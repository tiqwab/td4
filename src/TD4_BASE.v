==> flow/design.v <==
module IC74HC10(
    input A,
    input B,
    input C,
    output wire Y
);
assign Y = ~(A & B & C);
endmodule
module IC74HC153(
    input [3:0] IN,
    input [1:0] SEL,
    output wire OUT
);
function selector_4bit(
    input [3:0] data,
    input [1:0] sel
);
case(sel)
    2'b00: selector_4bit = data[0];
    2'b01: selector_4bit = data[1];
    2'b10: selector_4bit = data[2];
    2'b11: selector_4bit = data[3];
endcase
endfunction
assign OUT = selector_4bit(IN, SEL);
endmodule
module IC74HC161_C(
    input CLK,
    input CLR_N,
    input [3:0] IN,
    input LOAD_N,
    output reg [3:0] OUT
);
always @(posedge CLK or negedge CLR_N) begin
    if (~CLR_N)
        OUT <= 4'b0;
    else if (~LOAD_N)
        OUT <= IN;
    else
        if (OUT == 4'b1111)
            OUT <= 4'b0;
        else
            OUT <= OUT + 4'b1;
end
endmodule
module IC74HC161_L(
    input CLK,
    input CLR_N,
    input [3:0] IN,
    input LOAD_N,
    output reg [3:0] OUT
);
always @(posedge CLK or negedge CLR_N) begin
    if (~CLR_N)
        OUT <= 4'b0;
    else if (~LOAD_N)
        OUT <= IN;
end
endmodule
module IC74HC283(
    input [3:0] A,
    input [3:0] B,
    input C_IN,
    output wire [3:0] S,
    output wire C_OUT
);
wire [4:0] calc;
assign calc = A + B + C_IN;
assign S = calc[3:0];
assign C_OUT = calc[4:4];
endmodule
module IC74HC32(
    input A,
    input B,
    output wire Y
);
assign Y = A | B;
endmodule
module IC74HC74(
    input CLK,
    input CLR_N,
    input D,
    output reg Q,
    output wire Q_
);
always @(posedge CLK or negedge CLR_N) begin
    if (~CLR_N)
        Q <= 1'b0;
    else
        Q <= D;
end
assign Q_ = ~Q;
endmodule
module INST_DECODER(
    input [3:0] OP,
    input CARRY_N,
    output wire [3:0] LOAD_N,
    output wire [1:0] SELECT
);
wire op2_ld2, op0_ld3;
assign SELECT[1] = OP[1];
IC74HC32 two_or_1(OP[0], OP[3], SELECT[0]);
IC74HC32 two_or_2(OP[2], OP[3], LOAD_N[0]);
IC74HC10 three_and_1({1'b1}, {1'b1}, OP[2], op2_ld2);
IC74HC32 two_or_3(op2_ld2, OP[3], LOAD_N[1]);
IC74HC10 three_and_2({1'b1}, op2_ld2, OP[3], LOAD_N[2]);
IC74HC32 two_or_4(OP[0], CARRY_N, op0_ld3);
IC74HC10 three_and_3(OP[2], OP[3], op0_ld3, LOAD_N[3]);
endmodule
module REGISTERS(
    input CLK,
    input CLR_N,
    input [3:0] LOAD_N,
    input [1:0] SELECT,
    input [3:0] IN,
    input [3:0] IMMED,
    output wire [3:0] OUT,
    output wire [3:0] ADDR_ROM,
    output wire CARRY_N
);
wire [3:0] data, register_in, selector_out;
wire [3:0] reg_out_A, reg_out_B;
IC74HC153 sel_0({1'b0, IN[0], reg_out_B[0], reg_out_A[0]},
                SELECT,
                selector_out[0]);
IC74HC153 sel_1({1'b0, IN[1], reg_out_B[1], reg_out_A[1]},
                SELECT,
                selector_out[1]);
IC74HC153 sel_2({1'b0, IN[2], reg_out_B[2], reg_out_A[2]},
                SELECT,
                selector_out[2]);
IC74HC153 sel_3({1'b0, IN[3], reg_out_B[3], reg_out_A[3]},
                SELECT,
                selector_out[3]);
IC74HC161_L reg_A(CLK, CLR_N, register_in, LOAD_N[0], reg_out_A);
IC74HC161_L reg_B(CLK, CLR_N, register_in, LOAD_N[1], reg_out_B);
IC74HC161_L reg_C(CLK, CLR_N, register_in, LOAD_N[2], OUT);
IC74HC161_C reg_D(CLK, CLR_N, register_in, LOAD_N[3], ADDR_ROM);
wire carry, q;
IC74HC283 alu(selector_out, IMMED, {1'b0}, register_in, carry);
IC74HC74 carry_reg(CLK, CLR_N, carry, q, CARRY_N);
endmodule
module TD4_BASE(
    input CLK,
    input CLR_N,
    input [3:0] IN,
    input [7:0] DATA_ROM,
    output wire [3:0] OUT,
    output wire [3:0] ADDR_ROM
);
wire [3:0] load_n;
wire [1:0] select;
wire carry_n;
REGISTERS registers(CLK,
                    CLR_N,
                    load_n,
                    select,
                    IN,
                    DATA_ROM[3:0],
                    OUT,
                    ADDR_ROM,
                    carry_n);
INST_DECODER inst_decoder(DATA_ROM[7:4],
                         carry_n,
                         load_n,
                         select);
endmodule
-- Step by step through the tools: TD4_BASE
Tool output for the design above, in the order of the flow.
Lines are those of the file above, counted from 1.
Library cell names are shortened.
The mark -- stands for no value.
- design top: TD4_BASE
- clock: CLK
- library: sky130hd
- library corner: tt_025C_1v80

-- Elaborated design
Counts by Yosys on the flattened word-level netlist (proc, flatten, opt, wreduce; memories kept). Register bits leave out memories and registers merged into their read ports (data or address); mux counts leave out enables and synchronous resets folded into registers. Print and check cells are left out. Cells with the same type and inputs are merged into one.
- muxes and demuxes: 6
- noted bitwise operators: 9
- equal/unequal tests at 4
- noted $add $sub $neg: 2
- reduce/logical cells at 1
- operators by type and width (kind ; number):
    parallel mux 1 bit (select 4 bit) ; 4
    2-to-1 mux 4 bit ; 2
    adder 4 x 4 -> 5 bit ; 1
    bitwise OR 1 bit ; 4
    equality test 2 bit with constant B ; 2
    adder 4 x 1 -> 4 bit with constant B ; 1
    equality test 4 bit with constant B ; 1
    AND 1 bit ; 3
    inverter 1 bit ; 2
    equality test 2 x 1 -> 1 bit with constant B ; 1
    zero test 2 bit ; 1
- flip-flop bits (word level): 17
- noted cells after elaboration: 27

-- Logic depth
Longest topological path by Yosys (ltp), each cell counted once; first at word level (registers and memories cut), then after technology mapping (sequential cells cut; the memories' decode and read muxes count).
- noted depth after elaboration: 5
- ABC_AREA at 1
- mapped depth at 11

-- Netlist
Source: synth_stat.txt of the flow (Yosys; design flattened, memories mapped). It holds for the ABC_AREA given above (unset counts as 0); a run with the other value may have another netlist.
The area totals of this step are shown rounded.
- noted buffers: 0
- synthesis area: 928.4 sq um
- area of sequential cells: 425.4 sq um
- mapped cells at 116
- noted mapped flip-flops: 17
- cells by type (type ; number ; area in all (sq um)):
    dfrtp_1 ; 17 ; 425.408
    nand2_1 ; 30 ; 112.608
    ha_1 ; 5 ; 62.56
    nand3_1 ; 12 ; 60.058
    o21ai_0 ; 11 ; 55.053
    inv_1 ; 13 ; 48.797
    nor2_1 ; 8 ; 30.029
    a21oi_1 ; 5 ; 25.024
    fa_1 ; 1 ; 20.019
    o211ai_2 ; 1 ; 12.512
    or2_2 ; 2 ; 12.512
    nor3_1 ; 2 ; 10.01
    xor2_1 ; 1 ; 8.758
    inv_2 ; 2 ; 7.507
    o31ai_1 ; 1 ; 7.507
    nand2_2 ; 1 ; 6.256
    nand4_1 ; 1 ; 6.256
    nor2_2 ; 1 ; 6.256
Not listed: further types 2, cells in them 2.

-- Worst setup path after synthesis
OpenSTA on the mapped netlist: ideal clock, no wires. The path of least setup slack (recovery checks aside). Input and output delay are each 20% of the period. Register names are those of the netlist, which keeps one name where synthesis merged equal registers.
- path type: input -> register
- start: in DATA_ROM[7]
- end: reg registers.reg_D.OUT[2]
- noted launch time at the first pin: 556 ps
- clock period at 2780 ps
- driving pins on the path: 8
- noted external input delay: 556 ps
- setup time: 131 ps
- path slack: 795 ps
- delay of the path at 1429 ps
- path buffers: 0
- required time: 2649 ps
- arrival time at 1854 ps
- synthesis period reached at 1985 ps
"delay of the path" = arrival - input delay + setup time.
"driving pins on the path" counts driving pins, that of a launching flip-flop among them; a cell with two outputs on the path counts twice.
"synthesis period reached" is the clock period less the worst setup slack; recovery checks do not enter. This is arithmetic on one report: input and output delays are still those of the set period (20% each).
The rows between start and end are the longest chain of elaborated cells between them; the timing report does not say that the signal goes this way. Where chains are equally long, one stands for them.
Each line given opens the expression or statement behind the cell; cells for indexed reads and writes are added by Yosys, which also makes memories of some case tables.
A register here has more assigning lines than the two given.
- path through: nor2_2 > a21oi_1 > nor3_1 > ha_1 > inv_1 > fa_1 > xor2_1 > o21ai_0
- noted length of the longest elaborated chain: 5
- ends and longest elaborated chain, post-synthesis (element ; RTL line ; RTL):
    start, declared ; 147 ; input [7:0] DATA_ROM,
    bitwise OR 1 bit ; 77 ; assign Y = A | B;
    equality test 2 bit ; 18 ; case(sel)
    parallel mux 1 bit (select 4 bit) ; 18 ;
    adder 4 x 4 -> 5 bit ; 68 ; assign calc = A + B + C_IN;
    2-to-1 mux 4 bit ; 37 ; else if (~LOAD_N)
    end, assigned ; 36 ; OUT <= 4'b0;
    end, assigned ; 43 ; OUT <= OUT + 4'b1;
    end, declared ; 32 ; output reg [3:0] OUT

-- Worst path after layout
Path of least setup slack in the final report of entry A (OpenROAD, finished layout, wires in). Where an end is a register, its clock arrival counts in the times.
The path's times are printed in steps of 10 ps; the period is the one set.
- path type: input -> register
- start: in DATA_ROM[7]
- end: reg registers.reg_D.OUT[2]
- clock period at 2350 ps
- path buffers: 1
- arrival time at 2390 ps
- path slack: 140 ps
- noted external input delay: 470 ps
- setup time: 110 ps
- driving pins on the path: 9
- noted launch time at the first pin: 470 ps
- required time: 2540 ps
The rows between start and end are the longest chain of elaborated cells between them; the timing report does not say that the signal goes this way. Where chains are equally long, one stands for them.
A register here has more assigning lines than the two given.
- path through: clkdlybuf4s50_1 > nor2_2 > a21oi_1 > nor3_1 > ha_1 > inv_1 > fa_1 > xor2_2 > o21ai_0
- noted length of the longest elaborated chain: 5
- ends and longest elaborated chain, after layout (element ; RTL line ; RTL):
    start, declared ; 147 ; input [7:0] DATA_ROM,
    bitwise OR 1 bit ; 77 ; assign Y = A | B;
    equality test 2 bit ; 18 ; case(sel)
    parallel mux 1 bit (select 4 bit) ; 18 ;
    adder 4 x 4 -> 5 bit ; 68 ; assign calc = A + B + C_IN;
    2-to-1 mux 4 bit ; 37 ; else if (~LOAD_N)
    end, assigned ; 36 ; OUT <= 4'b0;
    end, assigned ; 43 ; OUT <= OUT + 4'b1;
    end, declared ; 32 ; output reg [3:0] OUT

# Flow runs of TD4_BASE

Below are 2 stored runs of the flow (Yosys, OpenROAD; platform sky130hd) on TD4_BASE, each with its settings and what was measured, unordered. Constraints: input delay and output delay 20% of the set period each, output load 0.01 pF.
"time of the worst setup path" = time allowed to the worst setup path (clock period - input delay - output delay, where it has them) - its slack; a late launch clock adds to it, a late capture clock takes from it.
"power" rests on the timing tool's default activity at the inputs, not on a simulated workload.
"time of the worst setup path" is given in steps of 10 ps.
The measured numbers are rounded.

Entry A
Settings were period_ns = 2.35; CORE_UTILIZATION = 43; PLACE_DENSITY_LB_ADDON = 0.24; CORE_ASPECT_RATIO = 0.67; CORE_MARGIN = 6; ABC_AREA = 1; GPL_TIMING_DRIVEN = 1; CAP_MARGIN = 20; SLEW_MARGIN = 20
- power at 1.014 mW
- utilization after layout at 64.6 %
- worst setup slack after layout: 145 ps
- die area: 3441 sq um
- chip area after synthesis (Yosys): 928.4 sq um
- time of the worst setup path at 1740 ps
- worst path kind: input -> register

Entry B
Settings were period_ns = 1.35; CORE_UTILIZATION = 22; SETUP_SLACK_MARGIN = 0.33; PLACE_DENSITY_LB_ADDON = 0.21; CORE_ASPECT_RATIO = 0.87; CELL_PAD_IN_SITES_DETAIL_PLACEMENT = 2; GPL_TIMING_DRIVEN = 1; CTS_CLUSTER_DIAMETER = 387; CAP_MARGIN = 25; CORE_MARGIN = 2; SLEW_MARGIN = 20
- power at 2.449 mW
- utilization after layout at 37.3 %
- worst setup slack after layout: -440 ps
- die area: 4630 sq um
- chip area after synthesis (Yosys): 902.1 sq um
- time of the worst setup path at 1790 ps
- worst path kind: register -> register
